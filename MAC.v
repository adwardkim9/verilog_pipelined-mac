==> flow/design.v <==
module pipeMAC (clk, reset_n, opA, opB, start, count, finish, out);
   input clk, reset_n;
   input start;
   input [4:0] count;
   input signed [7:0] opA, opB;
   output finish;
   output signed [15:0] out;
   reg   [4:0] creg;
   wire   Zero = (creg == 0);    
   wire   en = (creg != 0);  
   always @(posedge clk or negedge reset_n) begin
      if (!reset_n)
         creg <= 0;
      else if (start)
         creg <= count;
      else if (Zero)
         creg <= 0;
      else
         creg <= creg - 1;
   end
   reg signed [7:0] A_reg0, B_reg0;
   reg signed [15:0] AxB_reg1, ABplusC_reg2;
    reg en_reg0, en_reg1, en_reg2;
    wire signed [15:0] mul, acc;
   always @(posedge clk or negedge reset_n) begin
      if (!reset_n) begin
         en_reg0 <= 0;
         en_reg1 <= 0;
         en_reg2 <= 0;
      end
      else begin
         en_reg0 <= en;
         en_reg1 <= en_reg0;
         en_reg2 <= en_reg1;
      end
   end
   always @(posedge clk or negedge reset_n) begin
      if (!reset_n) begin
         A_reg0 <= 0;
         B_reg0 <= 0;
      end
      else if (en) begin
         A_reg0 <= opA;
         B_reg0 <= opB;
      end
      else begin
         A_reg0 <= 0;
         B_reg0 <= 0;
      end
   end
   assign mul = A_reg0 * B_reg0;
   always @(posedge clk or negedge reset_n) begin
      if (!reset_n) begin
         AxB_reg1 <= 0;
      end
      else if (en_reg0) begin
         AxB_reg1 <= mul;
      end
      else begin
         AxB_reg1 <= 0;
      end
   end
   assign acc = AxB_reg1 + ABplusC_reg2;
   always @(posedge clk or negedge reset_n) begin
      if (!reset_n) begin
         ABplusC_reg2 <= 0;
      end
      else if (en_reg1) begin
         ABplusC_reg2 <= acc;
      end
   end
   assign out = ABplusC_reg2;
   assign finish = {en_reg2, en_reg1, en_reg0} == 3'b100;
endmodule
Step by step through the tools: pipeMAC --
What the tools print for pipeMAC, step after step. Line numbers count from 1 in the design file above. Operators carry their Yosys type and port widths (W data, S select, Z words). The mark - stands for no value.
Design: design top pipeMAC, clock input clk, standard-cell library sky130hd, library corner tt_025C_1v80

Word level --
Yosys after proc, flatten, opt, wreduce and memory -nomap, before mapping. Enables and synchronous resets that opt folds into registers are not counted as muxes. Memory bits, and registers merged into a memory's read port (data or address), are not among the register bits. Print and check cells are not counted. Equal cells are merged and count once.
Word-level totals: register bits 56, input bits 24, output and inout port bits 17
Cells by class: add/sub/neg operators 2, $mul 1, equal/unequal tests 1, mux-type cells 5, reduce/logical cells 2
Operators by type and width (number):
- $mul A8 B8 Y16 | 1
- $add A16 B16 Y16 | 1
- $mux W16 | 1
- $mux W8 | 2
- $mux W5 | 2
- $sub A5 B1 Y5 const B | 1
- $logic_not A5 Y1 | 1
- $reduce_bool A5 Y1 | 1
- $eq A3 B3 Y1 const B | 1

Logic depth --
Yosys ltp: most cells in a row. Word level: on the elaborated netlist, between registers, memories and ports. Mapped: between sequential cells and ports; inverters and the memories' decode and read muxes count.
Logic depth: word-level depth 3, ABC_AREA 1, depth in mapped cells 22

Netlist --
The flow's flattened synthesis, as Yosys stat reports it; memories are mapped. The netlist is that of the ABC_AREA named above (0 if unset); the other value can give another one. Totals and module areas in this step are rounded.
Synthesis totals: mapped cells 755, cell area after synthesis 5610 µm², mapped flip-flops 56
Cell types:
- sky130_fd_sc_hd__dfrtp_1 | number 56, area in all 1.4E+03 µm²
- sky130_fd_sc_hd__fa_1 | number 56, area in all 1.12E+03 µm²
- sky130_fd_sc_hd__nand2_1 | number 225, area in all 844.56 µm²
- sky130_fd_sc_hd__inv_1 | number 204, area in all 765.734 µm²
- sky130_fd_sc_hd__ha_1 | number 45, area in all 563.04 µm²
- sky130_fd_sc_hd__nor2_1 | number 40, area in all 150.144 µm²
- sky130_fd_sc_hd__nand3_1 | number 26, area in all 130.125 µm²
- sky130_fd_sc_hd__a21oi_1 | number 20, area in all 100.096 µm²
- sky130_fd_sc_hd__o21ai_0 | number 14, area in all 70.067 µm²
- sky130_fd_sc_hd__clkbuf_1 | number 17, area in all 63.811 µm²
- sky130_fd_sc_hd__xnor2_1 | number 6, area in all 52.55 µm²
- sky130_fd_sc_hd__nand2_2 | number 5, area in all 31.28 µm²
- sky130_fd_sc_hd__nand4_1 | number 5, area in all 31.28 µm²
- sky130_fd_sc_hd__nand3b_1 | number 4, area in all 30.029 µm²
- sky130_fd_sc_hd__a21oi_2 | number 3, area in all 26.275 µm²
- sky130_fd_sc_hd__xor2_1 | number 3, area in all 26.275 µm²
- sky130_fd_sc_hd__nand3_2 | number 2, area in all 20.019 µm²
- sky130_fd_sc_hd__a21o_1 | number 2, area in all 15.014 µm²
Other cell types: 17; their cells: 22.

Path before layout --
Source: OpenSTA report_checks on the synthesized netlist (no wires, ideal clock, input and output delay 20% of the period each), path of least setup slack; recovery checks are left aside. Register names are those of the netlist, which keeps one name where synthesis merged equal registers.
Path post-synthesis: path type register to register, start register A_reg0[0], end register AxB_reg1[15], period 4900 ps, time at the first pin 0 ps, data arrival time 3944 ps, path slack 837 ps, delay of the path 4063 ps, stages 18, buffers on the path 1, synthesis period reached 4063 ps
"delay of the path" = arrival - input delay + setup time. "stages" counts driving pins, that of a launching flip-flop among them; a cell with two outputs on the path counts twice. "synthesis period reached" = period - worst setup slack (recovery checks aside). The figure is calculated, with input and output delays left at 20% of the set period. Between the ends stands the longest chain of elaborated cells between them, by number of cells; it is not shown to be the way that was timed. Of several equally long chains one is given. Each line given opens the expression or statement behind the cell; cells for indexed reads and writes are added by Yosys, which also makes memories of some case tables. A register here has more assigning lines than the two given.
Between the ends, post-synthesis: cell sequence sky130_fd_sc_hd__dfrtp_1 sky130_fd_sc_hd__clkbuf_1 sky130_fd_sc_hd__or2_2 sky130_fd_sc_hd__fa_1 sky130_fd_sc_hd__fa_1 sky130_fd_sc_hd__inv_1 sky130_fd_sc_hd__fa_1 sky130_fd_sc_hd__inv_1 sky130_fd_sc_hd__fa_1 sky130_fd_sc_hd__inv_1 sky130_fd_sc_hd__ha_1 sky130_fd_sc_hd__nand2_1 sky130_fd_sc_hd__nor2_1 sky130_fd_sc_hd__nand2_1 sky130_fd_sc_hd__a21oi_2 sky130_fd_sc_hd__nor2_1 sky130_fd_sc_hd__a21oi_1 sky130_fd_sc_hd__nor2_1, length of the longest elaborated chain 2, elaborated cells on any way between the ends 2, RTL lines with such cells 2, classes of those cells 1 x mul; 1 x mux
Ends and longest elaborated chain, post-synthesis:
- start, declared | line 21 | reg signed [7:0] A_reg0, B_reg0;
- start, assigned | line 39 | A_reg0 <= 0;
- start, assigned | line 43 | A_reg0 <= opA;
- $mul A8 B8 Y16 | line 51 | assign mul = A_reg0 * B_reg0;
- $mux W16 | line 56 | else if (en_reg0) begin
- end, assigned | line 54 | AxB_reg1 <= 0;
- end, assigned | line 57 | AxB_reg1 <= mul;
- end, declared | line 22 | reg signed [15:0] AxB_reg1, ABplusC_reg2;

Worst path after layout --
Path of least setup slack in the final report of flow run 1 (OpenROAD, finished layout, wires in). Where an end is a register, its clock arrival counts in the times. The report prints the path's times to 10 ps; the period is as set.
Path after layout: path type register to register, start register B_reg0[7], end register AxB_reg1[15], period 4460 ps, time at the first pin 300 ps, data arrival time 4170 ps, path slack 490 ps, stages 21, buffers on the path 1
Between the ends stands the longest chain of elaborated cells between them, by number of cells; it is not shown to be the way that was timed. Of several equally long chains one is given. A register here has more assigning lines than the two given.
Between the ends, after layout: cell sequence sky130_fd_sc_hd__dfrtp_1 sky130_fd_sc_hd__inv_4 sky130_fd_sc_hd__buf_4 sky130_fd_sc_hd__nor2_4 sky130_fd_sc_hd__fa_1 sky130_fd_sc_hd__fa_1 sky130_fd_sc_hd__fa_1 sky130_fd_sc_hd__inv_1 sky130_fd_sc_hd__fa_1 sky130_fd_sc_hd__inv_1 sky130_fd_sc_hd__ha_4 sky130_fd_sc_hd__nand2_4 sky130_fd_sc_hd__inv_1 sky130_fd_sc_hd__nand2_2 sky130_fd_sc_hd__nand2_2 sky130_fd_sc_hd__nand2_1 sky130_fd_sc_hd__nand2_1 sky130_fd_sc_hd__nor2_2 sky130_fd_sc_hd__nand3_2 sky130_fd_sc_hd__nand2_1 sky130_fd_sc_hd__nor2_1, length of the longest elaborated chain 2, elaborated cells on any way between the ends 2, RTL lines with such cells 2, classes of those cells 1 x mul; 1 x mux
Ends and longest elaborated chain, after layout:
- start, declared | line 21 | reg signed [7:0] A_reg0, B_reg0;
- start, assigned | line 40 | B_reg0 <= 0;
- start, assigned | line 44 | B_reg0 <= opB;
- $mul A8 B8 Y16 | line 51 | assign mul = A_reg0 * B_reg0;
- $mux W16 | line 56 | else if (en_reg0) begin
- end, assigned | line 54 | AxB_reg1 <= 0;
- end, assigned | line 57 | AxB_reg1 <= mul;
- end, declared | line 22 | reg signed [15:0] AxB_reg1, ABplusC_reg2;

Subject: pipeMAC on sky130hd, stored results

Hello all,

Record of 2 stored runs of the RTL-to-layout flow on pipeMAC, platform sky130hd. The runs are unordered. Constraints: input delay and output delay 20% of the set period each, output load 0.01 pF.
"reached clock period" is the run's clock period less its worst setup slack. It is reckoned from that one timing run; input and output delays stay at 20% of the period that was set.
"time used up by the worst setup path" means the part of the period allowed to the worst setup path (the constraints hold back 20% at inputs and 20% at outputs) less its slack; where the path has registers, the arrival times of their clocks count too.
"time used up by the worst setup path" is given in steps of 10 ps.
Measured values are rounded.

[flow run 1] flow files
==> flow/run.sh <==
#!/bin/bash
# the make line also repeats the synthesis and layout settings of config.mk as NAME=value (left out here)
make -C /OpenROAD-flow-scripts/flow DESIGN_CONFIG=/design/flow/config.mk WORK_HOME=/design/flow/orfs CLKGATE_MAP_FILE= finish
==> flow/config.mk <==
export PLATFORM = sky130hd
export DESIGN_NAME = pipeMAC
export DESIGN_NICKNAME = pipeMAC
export VERILOG_FILES = /design/flow/design.v
export SDC_FILE = /design/flow/constraint.sdc
export NUM_CORES = 4
export LEC_CHECK = 0
export ABC_AREA = 1
export CAP_MARGIN = 25
export CORE_ASPECT_RATIO = 1.96
export CORE_MARGIN = 3
export CORE_UTILIZATION = 45
export GPL_ROUTABILITY_DRIVEN = 0
export PLACE_DENSITY_LB_ADDON = 0.16
export SETUP_SLACK_MARGIN = 0.62
export SLEW_MARGIN = 10
export TNS_END_PERCENT = 45
==> flow/constraint.sdc <==
create_clock -name core_clock -period 4.46 [get_ports {clk}]
set_input_delay 0.8920 -clock core_clock [delete_from_list [all_inputs] [get_ports {clk}]]
set_output_delay 0.8920 -clock core_clock [all_outputs]
set_load 0.01 [all_outputs]

[flow run 1] result: lowest setup slack 489 ps; total die area 13,900 µm²; final utilization 56.8 %; worst-case hold slack 501 ps; reached clock period 3,971 ps; total negative slack on setup checks 0 ps; time used up by the worst setup path 3,970 ps; worst path kind register to register; std-cell area (final layout) 6,840 µm²; synthesized cell area 5,610 µm²

[flow run 2] flow files
==> flow/run.sh <==
#!/bin/bash
# the make line also repeats the synthesis and layout settings of config.mk as NAME=value (left out here)
make -C /OpenROAD-flow-scripts/flow DESIGN_CONFIG=/design/flow/config.mk WORK_HOME=/design/flow/orfs CLKGATE_MAP_FILE= finish
==> flow/config.mk <==
export PLATFORM = sky130hd
export DESIGN_NAME = pipeMAC
export DESIGN_NICKNAME = pipeMAC
export VERILOG_FILES = /design/flow/design.v
export SDC_FILE = /design/flow/constraint.sdc
export NUM_CORES = 4
export LEC_CHECK = 0
export CAP_MARGIN = 25
export CELL_PAD_IN_SITES_DETAIL_PLACEMENT = 0
export CORE_MARGIN = 2
export CORE_UTILIZATION = 59
export GPL_ROUTABILITY_DRIVEN = 0
export GPL_TIMING_DRIVEN = 1
export MAX_ROUTING_LAYER = met4
export MIN_ROUTING_LAYER = met1
export SLEW_MARGIN = 20
export TNS_END_PERCENT = 10
==> flow/constraint.sdc <==
create_clock -name core_clock -period 6.58 [get_ports {clk}]
set_input_delay 1.3160 -clock core_clock [delete_from_list [all_inputs] [get_ports {clk}]]
set_output_delay 1.3160 -clock core_clock [all_outputs]
set_load 0.01 [all_outputs]

[flow run 2] result: lowest setup slack 2,050 ps; total die area 9,430 µm²; final utilization 69.2 %; worst-case hold slack 467 ps; reached clock period 4,529 ps; total negative slack on setup checks 0 ps; time used up by the worst setup path 4,530 ps; worst path kind register to register; std-cell area (final layout) 5,740 µm²; synthesized cell area 5,120 µm²

Thanks
